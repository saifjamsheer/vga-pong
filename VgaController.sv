==> flow/design.v <==
module VgaController (
	input 					Clock, 		 
	input 					Reset, 		 
	output logic 			blank_n, 	 
	output logic  			sync_n, 		 
	output logic 			hSync_n, 	 
	output logic 			vSync_n, 	 
	output logic [10:0] 	nextX,		 
	output logic [9:0] 	nextY			 
);
	logic 					hBlank_n;	 
	logic 					vBlank_n;	 
VgaCounter #(1040,666) Position (.Clock(Clock),.Reset(Reset),.NextCounterX(nextX),.NextCounterY(nextY));
VgaStateMachine #(800,856,976,1040,10) EmmaStone1 (.Clock(Clock), .Reset(Reset), .nextValue(nextX), .blank_n(hBlank_n), .sync_n(hSync_n));  
VgaStateMachine #(600,637,643,666,9) EmmaStone2 (.Clock(Clock), .Reset(Reset), .nextValue(nextY), .blank_n(vBlank_n), .sync_n(vSync_n));  
assign blank_n = (hBlank_n & vBlank_n);
assign sync_n = (hSync_n & vSync_n);
endmodule
module VgaCounter #(
	parameter 				TOTAL_X = 1040,	 
	parameter 				TOTAL_Y = 666		 
)
(
	input 					Clock, 				 
	input 					Reset, 				 
	output logic [10:0] 	NextCounterX,		 
	output logic [9:0]	NextCounterY		 
);
always_ff @(posedge Clock)
begin
	if (Reset)
		begin
		NextCounterX = 1;
		NextCounterY = 1;
		end
	else if (NextCounterX == TOTAL_X) 
		begin
		NextCounterX = 1;
		if (NextCounterY == TOTAL_Y)  
			begin
			NextCounterY = 1;
			end
		else
			NextCounterY = NextCounterY + 1;
		end
	else 
		NextCounterX = NextCounterX + 1;
end
endmodule
module VgaStateMachine #(
	parameter 							END_VIS = 799, 			 
	parameter				 			END_FRONTPORCH = 855, 	 
	parameter 							END_SYNC = 975,			 
	parameter 							END_BACKPORCH = 1039, 	 
	parameter 							DATA_WIDTH = 10			 
)
(
	input 								Clock, 		 
	input 								Reset, 		 
	input logic [DATA_WIDTH:0] 	nextValue, 	 
	output logic 						blank_n, 	 
	output logic  						sync_n 		 
);
typedef enum {Visible, FrontPorch, Sync, BackPorch} eState;  
eState CurrentState, NextState;
always_ff @(posedge Clock) CurrentState <= NextState;
always_comb
begin
	case (CurrentState)
	Visible: 
	begin
		blank_n = '1;
		sync_n  = '1;
		begin
			if (nextValue == END_VIS)
				NextState = FrontPorch;
			else
				NextState = CurrentState;
		end
	end
	FrontPorch: 
	begin
		blank_n = '0;
		sync_n  = '1;
		begin
			if (nextValue == END_FRONTPORCH)
				NextState = Sync;
			else
				NextState = CurrentState;
		end
	end
	Sync: 
	begin
		blank_n = '0;
		sync_n  = '0;
		begin
			if (nextValue == END_SYNC)
				NextState = BackPorch;
			else
				NextState = CurrentState;
		end
	end
	BackPorch: 
	begin
		blank_n = '0;
		sync_n  = '1;
		begin
			if (nextValue == END_BACKPORCH)
				NextState = Visible;
			else
				NextState = CurrentState;
		end
	end
	default:
	begin
		blank_n = '1;
		sync_n  = '1;
		begin
			if (nextValue == END_VIS)
				NextState = FrontPorch;
			else
				NextState = CurrentState;
		end
	end
endcase;
end
endmodule
# From RTL to reports: VgaController
# The steps from the RTL of VgaController to its reports follow in flow order.
# Line numbers count from 1 in the design file above.
# Library cell names are shortened.
# Not given: n/a
# design
top	VgaController
clock_port	Clock
lib	sky130hd
corner	tt_025C_1v80

# Word-level counts
# Counts by Yosys on the flattened word-level netlist (proc, flatten, opt, wreduce; memories kept). Register bits leave out memories and registers merged into their read ports (data or address). Print and check cells are left out. Cells with the same type and inputs are merged into one.
# op_classes
n_addsub	2
multipliers	0
div_mod_pow	0
cmp	0
eq_ne	20
shift	0
muxes	15
n_logic	2
n_reduce_logical	7
# op_table
operator	count
2-to-1 mux 32 bit	8
parallel mux 32 bit (select 3 bit)	2
== test 32 x 2 -> 1 bit with constant B	4
== test 32 x 1 -> 1 bit with constant B	2
== test 10 bit with constant B	4
== test 11 x 10 -> 1 bit with constant B	3
inequality test 2 x 1 -> 1 bit with constant B	6
adder 11 x 1 -> 11 bit with constant B	1
== test 11 bit with constant B	1
adder 10 x 1 -> 10 bit with constant B	1
2-to-1 mux 10 bit	1
AND reduction 4 bit	2
nonzero test 4 bit	2
OR reduction 3 bit	2
2-to-1 mux 1 bit	4
bitwise AND 1 bit	2
OR reduction 2 bit	1
# bits
register_bits	85
latchBits	0
ram_bits	0
romBits	0
clocked_rd_ports_x_width	0
memories	0
input_bits	2
out_inout_bits	25
word_cells	50

# Logic depth
# Depth = most cells in a row (Yosys ltp): at word level without a register or memory, in the mapped netlist without a sequential cell, where the memories' decode and read muxes count.
# logic_depth
depth_word	4
abc_area	0
mapped_depth	8

# Mapped cells and area
# Source: synth_stat.txt of the flow (Yosys; design flattened, memories mapped). It holds for the ABC_AREA given above (unset counts as 0); a run with the other value may have another netlist.
# The area totals of this step are shown rounded.
# mapped
cell_count	161
yosys_area_um2	1405
sequential_area_um2	580.6
flip_flops	29
buf_cells	4
# types
cell	count	area_total_um2
dfxtp_1	29	580.557
xor2_1	9	78.826
ha_1	6	75.072
nor2_1	18	67.565
nand4_1	9	56.304
nand3_1	11	55.053
a21oi_1	9	45.043
inv_1	12	45.043
nand2_1	10	37.536
o31ai_1	5	37.536
or4_1	5	37.536
o21ai_0	7	35.034
and3_1	5	31.28
and4bb_2	2	25.024
nor4b_4	1	23.773
nor4bb_1	2	20.019
or3_1	3	18.768
a22o_1	2	17.517
# Not listed: further types 13, cells in them 16.
# The figures by module come from a second, unflattened synthesis with its own total; it is not the netlist above.
# unflattened
hier_cells	168
area_unflattened_um2	1541
# Rows give one instance, submodules left out.
# by_module
mod	instances	n_cells	area_um2
VgaCounter	1	115	1062
VgaStateMachine	1	28	244.0
VgaStateMachine	1	23	222.7
VgaController	1	2	12.5

# Timing after synthesis
# Source: OpenSTA report_checks on the synthesized netlist (no wires, ideal clock, input and output delay 20% of the period each), path of least setup slack; recovery checks are left aside. Register names are those of the netlist, which keeps one name where synthesis merged equal registers.
# synth_path
path_type	reg-to-reg
startpoint	register Position.NextCounterX[0]
endpoint	register Position.NextCounterY[9]
clock_period_ns	1.96
launch_ns	0.000
arrival_ns	1.721
t_required_ns	1.889
slack_ns	0.168
delay_ns	1.792
stages	8
path_buffers	1
period_less_setup_slack_ns	1.792
# "delay_ns" is the arrival time less input delay plus setup time.
# "stages" counts driving pins, that of a launching flip-flop among them; a cell with two outputs on the path counts twice.
# "period_less_setup_slack_ns" is the clock period less the worst setup slack; recovery checks do not enter. This is arithmetic on one report: input and output delays are still those of the set period (20% each).
# Between the ends stands the longest chain of elaborated cells between them, by number of cells; it is not shown to be the way that was timed. Of several equally long chains one is given.
# A line is the first line of the expression or statement that the cell stems from. Yosys adds cells for indexed reads and writes and turns some case tables into memories.
# A register here has more assigning lines than the two given.
# synth_between
cell_sequence	dfxtp_1 > inv_1 > ha_1 > and4bb_2 > nand3_2 > buf_6 > or4_1 > a21oi_1
elab_chain_cells	1
cells_between	1
cone_classes	eq/ne (1)
# synth_rtl
item	line	rtl
from (decl)	26	output logic [10:0] NextCounterX,
from (assign)	33	NextCounterX = 1;
from (assign)	47	NextCounterX = NextCounterX + 1;
== test 11 bit	36	else if (NextCounterX == TOTAL_X)
to (assign)	34	NextCounterY = 1;
to (assign)	44	NextCounterY = NextCounterY + 1;
to (decl)	27	output logic [9:0] NextCounterY

# Timing after layout
# Path of least setup slack in the final report of run A (OpenROAD, finished layout, wires in). Where an end is a register, its clock arrival counts in the times.
# layout_path
path_type	reg-to-output
startpoint	register EmmaStone1.CurrentState
endpoint	output port blank_n
clock_period_ns	2.11
output_delay_ns	0.42
launch_ns	0.27
arrival_ns	1.52
t_required_ns	1.69
slack_ns	0.17
stages	5
path_buffers	1
# Where an end lacks its bit number, it is one bit of the signal, or one of the new flip-flops if synthesis recoded a state register.
# layout_between
cell_sequence	dfxtp_1 > nor2_1 > nand2_1 > nor3_1 > clkdlybuf4s50_1
# layout_rtl
item	line	rtl
from (decl)	65	eState CurrentState, NextState;
from (assign)	66	always_ff @(posedge Clock) CurrentState <= NextState;
to (decl)	4	output logic blank_n,
# Chain of elaborated cells between the ends: none given.

# Measured data: module VgaController, platform sky130hd, 2 stored runs of the flow under differing settings, order arbitrary. Input and output delays are each 20% of the period that was set; the output load is 0.01 pF.
# By "achievedPeriod_ns" is meant the clock period of the run minus its worst setup slack. This is arithmetic on one report: input and output delays are still those of the set period (20% each).
# "worst_path_ns" = time allowed to the worst setup path (clock period - input delay - output delay, where it has them) - its slack; a late launch clock adds to it, a late capture clock takes from it.
# "power_total_uw": no workload was simulated; the value follows from the tool's default switching activity.
# The results are shown rounded.
# Settings: -- = not set for that run.
stored run	period_ns	CORE_UTILIZATION	PLACE_DENSITY_LB_ADDON	CORE_MARGIN	TNS_END_PERCENT	GPL_ROUTABILITY_DRIVEN	CTS_CLUSTER_SIZE	CAP_MARGIN	SLEW_MARGIN	SETUP_SLACK_MARGIN	MIN_ROUTING_LAYER	MAX_ROUTING_LAYER	holdWs_ns	final_cell_area_um2	worst_setup_slack_ns	finish.utilization_frac	final_setup_tns_ns	design.die.area_um2	post_synth_area_um2	achievedPeriod_ns	power_total_uw	worst_path_ns	critical_path_type
run A	2.11	19	0.26	5	60	1	25	20	20	--	--	--	0.470	1913	0.171	0.265	0.000	9215	1405	1.939	1087	1.52	reg-to-output
run B	1.94	51	--	2	--	1	--	15	20	0.58	met1	met5	0.481	2024	0.310	0.754	0.000	3191	1405	1.630	1080	1.63	reg-to-reg
