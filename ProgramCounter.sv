==> flow/design.v <==
module ProgramCounter (
	input 	Clock, 									 
	input 	Reset, 									 
	input 	[15:0] LoadValue, 					 
	input 	LoadEnable, 							 
	input 	signed [8:0] Offset, 				 
	input 	OffsetEnable, 							 
	output logic signed [15:0] CounterValue 	 
);
logic signed [15:0] NextCounterValue;  
always_ff @(posedge Clock)
begin
	CounterValue <= NextCounterValue;
end
always_comb
begin
	if (Reset)
		NextCounterValue = '0;
	else if (LoadEnable)
		NextCounterValue = LoadValue;
	else if (OffsetEnable)
		NextCounterValue = CounterValue + Offset;
	else
		NextCounterValue = CounterValue + 1;
end
endmodule
From RTL to reports: ProgramCounter
The steps from the RTL of ProgramCounter to its reports follow in flow order.
Line numbers count from 1 in the design file above.
Library cell names are shortened.
The mark -- stands for no value.
- top module: ProgramCounter
- clock input: Clock
- standard-cell library: sky130hd
- library corner: tt_025C_1v80

Elaborated design
Counts by Yosys on the flattened word-level netlist (proc, flatten, opt, wreduce; memories kept). Register bits leave out memories and registers merged into their read ports (data or address); mux counts leave out enables and synchronous resets folded into registers. Print and check cells are left out. Cells with the same type and inputs are merged into one.
- input port bits: 29
- noted flip-flop bits (word level): 16
- word-level cells: 5
- output and inout bits at 16
- add/sub/neg operators at 2
- noted multiplexer cells: 2
- operators with widths (kind ; count):
    16-bit 2-to-1 mux ; 2
    16-bit by 2-bit adder with 16-bit output with constant B ; 1
    16-bit by 9-bit adder with 16-bit output ; 1

Longest topological paths
Depth = most cells in a row (Yosys ltp): at word level without a register or memory, in the mapped netlist without a sequential cell, where the memories' decode and read muxes count.
- depth in word-level cells: 3
- noted ABC_AREA: 0
- depth in mapped cells: 10
- depth with buffers taken out at 9

Netlist
Source: synth_stat.txt of the flow (Yosys; design flattened, memories mapped). It holds for the ABC_AREA given above (unset counts as 0); a run with the other value may have another netlist.
- cells by type (type ; count ; total area (um^2)):
    dfxtp_1 ; 16 ; 320.307
    nand2_1 ; 27 ; 101.347
    ha_1 ; 8 ; 100.096
    and2_1 ; 11 ; 68.816
    a21oi_1 ; 13 ; 65.062
    xnor2_1 ; 7 ; 61.309
    nor2_1 ; 16 ; 60.058
    mux2i_1 ; 5 ; 50.048
    nand3_1 ; 8 ; 40.038
    nor3_1 ; 8 ; 40.038
    xor2_1 ; 4 ; 35.034
    buf_2 ; 6 ; 30.029
    nor4b_1 ; 3 ; 26.275
    a211oi_1 ; 3 ; 22.522
    o211ai_1 ; 3 ; 22.522
    or4_1 ; 3 ; 22.522
    fa_1 ; 1 ; 20.019
    clkbuf_1 ; 5 ; 18.768
Other cell types: 26; their cells: 40.
- cell area after synthesis: 1405.1 um^2
- noted buffer cells: 12
- flip-flops at 16
- mapped cells: 187

Timing after synthesis
Source: OpenSTA report_checks on the synthesized netlist (no wires, ideal clock, input and output delay 20% of the period each), path of least setup slack; recovery checks are left aside. Register names are those of the netlist, which keeps one name where synthesis merged equal registers.
- path kind: input to register
- start point: input OffsetEnable
- end point: register CounterValue[10]
- data arrival time at 2.542 ns
- required time: 2.700 ns
- setup slack: 0.158 ns
- time at the first pin at 0.564 ns
- delay of the path: 2.098 ns
- noted library setup time: 0.120 ns
- noted period: 2.82 ns
- external input delay: 0.564 ns
- stages on the path at 10
- period reached after synthesis at 2.662 ns
"delay of the path" is the arrival time less input delay plus setup time.
"stages on the path": output pins that drive a net of the path, with the launching flip-flop's if there is one; two outputs of one cell count as two.
"period reached after synthesis" is the clock period less the worst setup slack; recovery checks do not enter. This is arithmetic on one report: input and output delays are still those of the set period (20% each).
Between the ends stands the longest chain of elaborated cells between them, by number of cells; it is not shown to be the way that was timed. Of several equally long chains one is given.
Each line given opens the expression or statement behind the cell; cells for indexed reads and writes are added by Yosys, which also makes memories of some case tables.
- cells stage by stage: buf_2 nand2b_1 ha_1 fa_1 a21o_1 a221oi_2 o21ai_2 mux2i_1 nor4b_1 a211o_1
- noted cells in the longest elaborated chain: 2
- RTL lines, path after synthesis (element ; RTL line ; source):
    start: declaration ; 7 ; input OffsetEnable,
    16-bit 2-to-1 mux ; 21 ; else if (OffsetEnable)
    16-bit 2-to-1 mux ; 19 ; else if (LoadEnable)
    end: assignment ; 13 ; CounterValue <= NextCounterValue;
    end: declaration ; 8 ; output logic signed [15:0] CounterValue

Path in the finished layout
From the final timing report of flow run 2: the path of least setup slack in the routed layout; clock arrival at registers is part of the times.
- path kind: input to register
- start point: input OffsetEnable
- end point: register CounterValue[10]
- data arrival time at 3.66 ns
- setup slack: 1.15 ns
- stages on the path at 10
- external input delay: 0.92 ns
- required time: 4.81 ns
- noted period: 4.62 ns
- time at the first pin at 0.92 ns
- noted library setup time: 0.10 ns
Between the ends stands the longest chain of elaborated cells between them, by number of cells; it is not shown to be the way that was timed. Of several equally long chains one is given.
- cells stage by stage: clkdlybuf4s50_1 nand2b_1 ha_1 fa_1 a21o_1 a221oi_2 o21ai_2 mux2i_1 nor4b_1 a211o_1
- noted cells in the longest elaborated chain: 2
- RTL lines, path after layout (element ; RTL line ; source):
    start: declaration ; 7 ; input OffsetEnable,
    16-bit 2-to-1 mux ; 21 ; else if (OffsetEnable)
    16-bit 2-to-1 mux ; 19 ; else if (LoadEnable)
    end: assignment ; 13 ; CounterValue <= NextCounterValue;
    end: declaration ; 8 ; output logic signed [15:0] CounterValue

--- measured runs ---
Settings and measured results of 2 stored flow runs for module ProgramCounter (sky130hd), not sorted in any way. The constraints put input and output delay at 20% of the set period each and load the outputs with 0.01 pF.
"period reached" = clock period - worst setup slack. The figure is calculated, with input and output delays left at 20% of the set period.
"critical path time" = time allowed to the worst setup path (clock period - input delay - output delay, where it has them) - its slack; a late launch clock adds to it, a late capture clock takes from it.
"power consumption" rests on the timing tool's default activity at the inputs, not on a simulated workload.

Flow run 1
Settings were period_ns = 2.23; CORE_UTILIZATION = 40; PLACE_DENSITY = 0.47; CORE_ASPECT_RATIO = 0.75; CELL_PAD_IN_SITES_GLOBAL_PLACEMENT = 3; GPL_ROUTABILITY_DRIVEN = 0; CTS_CLUSTER_DIAMETER = 334; SLEW_MARGIN = 10; MIN_ROUTING_LAYER = met2; CAP_MARGIN = 20; CORE_MARGIN = 2
- not finished: placement ended with error GPL-0301

Flow run 2
Settings were period_ns = 4.62; CORE_UTILIZATION = 47; SETUP_SLACK_MARGIN = 0.17; PLACE_DENSITY = 0.87; TNS_END_PERCENT = 75; GPL_ROUTABILITY_DRIVEN = 0; CAP_MARGIN = 35; SLEW_MARGIN = 15; MIN_ROUTING_LAYER = met1; CORE_MARGIN = 2
- noted the full die area: 3442.8 um^2
- summed negative setup slack: 0.000 ns
- power consumption: 0.4297 mW
- noted the utilization in the final report: 66.9 %
- chip area after synthesis (Yosys): 1405.1 um^2
- noted the critical path time: 2.54 ns
- critical path type: input to register
- noted the standard-cell area after layout: 1875.5 um^2
- setup slack of the critical path at 1.153 ns
- noted the period reached: 3.467 ns
- worst-case hold slack at 0.640 ns
--- end ---
